==> flow/design.v <==
module PWM_core ( 				 
 input reset, clk,
 input [7:0] pulse_width,
 input [8:0] period,
 input [3:0] byteenable,
 output reg PWM_out
);
reg [7:0] duty_cycle, counter;	 
always@(posedge clk or negedge reset)
begin
   if(~reset) 						 
		begin
		counter <= 32'b1; 		 
		duty_cycle <= 32'b0;		 
		end
	else if(counter == period)
		begin
		counter <= 32'b1;			 
		end
	else 
		begin
		counter <= counter + 1'b1;										 
		if(byteenable[0]) duty_cycle[7:0] <= pulse_width[7:0];
		end
end 
always@(posedge clk)
begin
	if(counter <= duty_cycle)	 
		begin
		PWM_out = 1'b1;
		end
	else 
		begin								 
		PWM_out = 1'b0;
		end
end
endmodule
module avalon_wrapper (		 
	input wire csi_clk,
	input wire rsi_rst_n, 
	input wire avs_s0_read, 
	input wire avs_s0_write, 
	input wire avs_s0_chip_select, 
	input wire [3:0] avs_s0_byteenable, 
	input wire[31:0] avs_s0_writedata, 
	input wire [1:0] avs_s0_address,
	output wire [31:0] avs_s0_readdata,
	output coe_pwm_out
	);
	reg [31:0] pulse_width, period;
	reg [31:0] read_data;
	reg enable;
	wire load_pulse_width, load_period, load_enable;
	wire read_pulse_width, read_period, read_enable;
	wire pwm_out;
	assign coe_pwm_out = pwm_out & enable;
	assign avs_s0_readdata = read_data;
	PWM_core PWM_core0(				 
		.reset(rsi_rst_n),
		.clk(csi_clk), 
		.pulse_width(pulse_width),
		.period(period),
		.byteenable(4'b1111),
		.PWM_out(pwm_out)
	);
	assign load_pulse_width = avs_s0_chip_select & avs_s0_write & (avs_s0_address == 0);
	assign load_period = avs_s0_chip_select & avs_s0_write & (avs_s0_address == 1);
	assign load_enable = avs_s0_chip_select & avs_s0_write & (avs_s0_address == 2);
	assign read_pulse_width = avs_s0_chip_select & avs_s0_read & (avs_s0_address == 0);
	assign read_period = avs_s0_chip_select & avs_s0_read & (avs_s0_address == 1);
	assign read_enable = avs_s0_chip_select & avs_s0_read & (avs_s0_address == 2);
	always @ (posedge csi_clk or negedge rsi_rst_n) 
	begin
		if (rsi_rst_n == 0) 
			begin										 
			pulse_width <= 250000; 
			period <= 500000; 
			enable <= 0;
			end
		else
		begin																			 
			if (load_pulse_width == 1) 
			begin														
				if  (avs_s0_byteenable[0] == 1) 
					begin
					pulse_width[7:0] <=avs_s0_writedata[7:0];
					end 
				if  (avs_s0_byteenable[1] == 1) 
					begin
					pulse_width[15:8] <=avs_s0_writedata[15:8];
					end 
				if  (avs_s0_byteenable[2] == 1) 
					begin
					pulse_width[23:16] <=avs_s0_writedata[23:16];
					end 
				if  (avs_s0_byteenable[3] == 1)
					begin
					pulse_width[31:24] <=avs_s0_writedata[31:24];
					end 
			end
			if (load_period == 1) 
			begin
				if  (avs_s0_byteenable[0] == 1) 
					begin
					period[7:0] <=avs_s0_writedata[7:0];
					end 
				if  (avs_s0_byteenable[1] == 1) 
					begin
					period[15:8] <=avs_s0_writedata[15:8];
					end 
				if  (avs_s0_byteenable[2] == 1) 
					begin
					period[23:16] <=avs_s0_writedata[23:16];
					end 
				if  (avs_s0_byteenable[3] == 1) 
					begin
					period[31:24] <=avs_s0_writedata[31:24];
					end 
			end
			if (load_enable== 1) 
			begin
				if  (avs_s0_byteenable[0] == 1)
					begin
					enable <= avs_s0_writedata[0];
					end 
			end
		if (read_pulse_width == 1) 
		begin
			if  (avs_s0_byteenable[0] == 1) 
				begin
				read_data[7:0] <= pulse_width[7:0];
				end 
			if  (avs_s0_byteenable[1] == 1) 
				begin
				read_data[15:8] <= pulse_width[15:8];
				end 
			if  (avs_s0_byteenable[2] == 1)
				begin
				read_data[23:16] <= pulse_width[23:16];
				end 
			if  (avs_s0_byteenable[3] == 1)
				begin
				read_data[31:24] <= pulse_width[31:24];
				end 
		end
		if (read_period == 1) 
		begin
			if  (avs_s0_byteenable[0] == 1) 
				begin
				read_data[7:0] <= period[7:0];
				end 
			if  (avs_s0_byteenable[1] == 1) 
				begin
				read_data[15:8] <= period[15:8];
				end 
			if  (avs_s0_byteenable[2] == 1) 
				begin
				read_data[23:16] <= period[23:16];
				end 
			if  (avs_s0_byteenable[3] == 1)
				begin
				read_data[31:24] <= period[31:24];
				end 
		end
		if (read_enable== 1) 
		begin
			if  (avs_s0_byteenable[0] == 1)
				begin
				read_data <= enable;
				end
		end
	end
end
endmodule
[Reports on avalon_wrapper]
What the tools print for avalon_wrapper, step after step.
Lines are those of the file above, counted from 1.
Cell names lack the library's common part.
A cell with -- has no value.
Inputs
  top: avalon_wrapper
  clock port: csi_clk
  library: sky130hd
  timing corner: tt_025C_1v80

[Word-level counts]
Source: Yosys, flattened and elaborated, memories not mapped. Widths are those after wreduce. Registers that Yosys merges into a memory's read port (data or address) are not register bits. Print and check cells do not count. Equal cells are merged and count once.
Word-level totals
  output and inout bits: 33
  register bits after elaboration: 114
  bits of input ports: 43
Operators by class
  bitwise gates (word level): 9
  equality and inequality tests: 3
  add/subtract/negate cells: 1
  $lt $le $gt $ge: 1
  multiplexer cells: 26
  reduce/logical cells: 10
Operators by type and width (number)
  8-bit 2-to-1 mux: 25
  2-bit AND reduction: 9
  1-bit bitwise AND: 9
  8-bit by 9-bit equality test with 1-bit output: 1
  8-bit by 1-bit adder with 8-bit output with constant B: 1
  8-bit <= comparator: 1
  2-bit by 1-bit equality test with 1-bit output with constant B: 1
  2-bit equality test with constant B: 1
  2-bit logical NOT: 1
  1-bit 2-to-1 mux: 1

[Longest topological paths]
Yosys ltp: most cells in a row. Word level: on the elaborated netlist, between registers, memories and ports. Mapped: between sequential cells and ports; inverters and the memories' decode and read muxes count.
Logic depth
  word-level depth: 7
  ABC_AREA: 0
  gate-level depth with buffers: 7
  gate-level depth less buffers: 7

[Mapped cells and area]
Yosys stat after the flow's synthesis: flattened, memories mapped to cells. It holds for the ABC_AREA given above (unset counts as 0); a run with the other value may have another netlist.
Cell types (number)
  dfrtp_1: 66
  edfxtp_1: 32
  mux2_2: 61
  dfstp_2: 15
  mux2i_1: 32
  a211oi_1: 31
  nor2_1: 35
  ha_1: 9
  xor2_1: 9
  nand2_1: 20
  and2_1: 9
  buf_2: 11
  o21ai_0: 10
  mux2_1: 4
  xnor2_1: 5
  inv_1: 8
  dfxtp_1: 1
  nand3_1: 4
Other cell types: 19; their cells: 29.
Mapped netlist
  sequential part of the area: 0.0030267 mm2
  mapped cells: 391
  cell area after synthesis: 0.0051775 mm2
  buffers: 17
  mapped flip-flops: 114
By module: a second synthesis without flattening, with its own total; a netlist apart from the flattened one above.
Unflattened totals
  cells (unflattened synthesis): 470
  area (unflattened synthesis): 0.0059269 mm2
Rows give one instance, submodules left out.
By module
  avalon_wrapper: seq. area 0.002605 mm2, cells 382, times used 1, area 0.0049535 mm2
  PWM_core: seq. area 0.0004217 mm2, cells 88, times used 1, area 0.0009734 mm2

[Path before layout]
Source: OpenSTA report_checks on the synthesized netlist (no wires, ideal clock, input and output delay 20% of the period each), path of least setup slack; recovery checks are left aside. Register names are those of the netlist, which keeps one name where synthesis merged equal registers.
Timing path post-synthesis
  path type: flip-flop to flip-flop
  start: register PWM_core0.counter[4]
  end: register PWM_core0.duty_cycle[0]
  time at the first pin: 0.000 ns
  period: 1.8 ns
  setup slack: 0.159 ns
  buffers on the path: 1
  stages: 6
  delay of the path: 1.641 ns
  required time: 1.675 ns
  data arrival time: 1.516 ns
  synthesis period reached: 1.641 ns
"delay of the path" is the arrival time less input delay plus setup time.
"stages" counts driving pins, that of a launching flip-flop among them; a cell with two outputs on the path counts twice.
"synthesis period reached" is the clock period less the worst setup slack; recovery checks do not enter. This is arithmetic on one report: input and output delays are still those of the set period (20% each).
The rows between start and end are the longest chain of elaborated cells between them; the timing report does not say that the signal goes this way. Where chains are equally long, one stands for them.
Each line given opens the expression or statement behind the cell; cells for indexed reads and writes are added by Yosys, which also makes memories of some case tables.
A register here has more assigning lines than the two given.
On the way, post-synthesis
  cell sequence: dfrtp_1 -> xor2_1 -> nor4_2 -> nand3_2 -> buf_6 -> mux2_4
  cells in the longest elaborated chain: 1
  elaborated cells between the ends (all ways): 1
  RTL lines with such cells: 1
Ends and longest elaborated chain, post-synthesis
  start: declaration: RTL line 8  | reg [7:0] duty_cycle, counter;
  start: assignment: RTL line 13  | counter <= 32'b1;
  start: assignment: RTL line 22  | counter <= counter + 1'b1;
  8-bit by 9-bit equality test with 1-bit output: RTL line 16  | else if(counter == period)
  end: assignment: RTL line 14  | duty_cycle <= 32'b0;
  end: assignment: RTL line 23  | if(byteenable[0]) duty_cycle[7:0] <= pulse_width[7:0];
  end: declaration: RTL line 8

[Timing after layout]
Path of least setup slack in the final report of run 1 (OpenROAD, finished layout, wires in). Where an end is a register, its clock arrival counts in the times.
Timing path post-layout
  path type: flip-flop to flip-flop
  start: register period[4]
  end: register PWM_core0.duty_cycle[2]
  data arrival time: 1.95 ns
  time at the first pin: 0.43 ns
  required time: 1.46 ns
  period: 1.15 ns
  setup slack: -0.49 ns
  stages: 8
  buffers on the path: 2
The rows between start and end are the longest chain of elaborated cells between them; the timing report does not say that the signal goes this way. Where chains are equally long, one stands for them.
On the way, post-layout
  cell sequence: dfrtp_1 -> xor2_1 -> nor4_2 -> buf_4 -> nand3_4 -> buf_6 -> nand2_2 -> o21ai_1
  cells in the longest elaborated chain: 1
  elaborated cells between the ends (all ways): 1
  RTL lines with such cells: 1
Ends and longest elaborated chain, post-layout
  start: declaration: RTL line 50  | reg [31:0] pulse_width, period;
  start: assignment: RTL line 77  | period <= 500000;
  start: assignment: RTL line 105  | period[7:0] <=avs_s0_writedata[7:0];
  8-bit by 9-bit equality test with 1-bit output: RTL line 16  | else if(counter == period)
  end: assignment: RTL line 14  | duty_cycle <= 32'b0;
  end: assignment: RTL line 23  | if(byteenable[0]) duty_cycle[7:0] <= pulse_width[7:0];
  end: declaration: RTL line 8  | reg [7:0] duty_cycle, counter;

==> results <==
Top module avalon_wrapper; platform sky130hd; tools Yosys and OpenROAD; 2 stored runs in no particular order. Input and output delays are each 20% of the period that was set; the output load is 0.01 pF.
"achieved clock period" is the run's clock period less its worst setup slack. It is reckoned from that one timing run; input and output delays stay at 20% of the period that was set.
"worst setup path time" = time allowed to the worst setup path (clock period - input delay - output delay, where it has them) - its slack; a late launch clock adds to it, a late capture clock takes from it.
By "power" is meant OpenSTA's value without simulated activity: inputs other than the clock are taken to toggle once in ten clock periods, and the tool carries that through the logic.
[run 1] settings: period_ns=1.15, CORE_UTILIZATION=15, SETUP_SLACK_MARGIN=0.34, CORE_ASPECT_RATIO=0.56, CELL_PAD_IN_SITES_DETAIL_PLACEMENT=2, GPL_TIMING_DRIVEN=1, GPL_ROUTABILITY_DRIVEN=1, CTS_CLUSTER_SIZE=60, MAX_ROUTING_LAYER=met5, CAP_MARGIN=20, CORE_MARGIN=2, SLEW_MARGIN=20
[run 1] result: chip area after synthesis (Yosys) 0.0051775 mm2, die area 0.0360815 mm2, standard-cell area of the final layout 0.0093039 mm2, utilization 27.6%, worst setup slack after layout -0.491 ns, total negative slack -10.073 ns, power 16516 uW, achieved clock period 1.641 ns, worst setup path time 1.64 ns, worst setup path kind flip-flop to flip-flop
[run 2] settings: period_ns=1.94, CORE_UTILIZATION=28, PLACE_DENSITY_LB_ADDON=0.23, CORE_MARGIN=2, CELL_PAD_IN_SITES_GLOBAL_PLACEMENT=0, CTS_CLUSTER_SIZE=47, CAP_MARGIN=25, SLEW_MARGIN=20
[run 2] result: chip area after synthesis (Yosys) 0.0051775 mm2, die area 0.0195944 mm2, standard-cell area of the final layout 0.0070655 mm2, utilization 39.2%, worst setup slack after layout 0.173 ns, total negative slack 0.000 ns, power 7987 uW, achieved clock period 1.767 ns, worst setup path time 1.38 ns, worst setup path kind flip-flop to output port
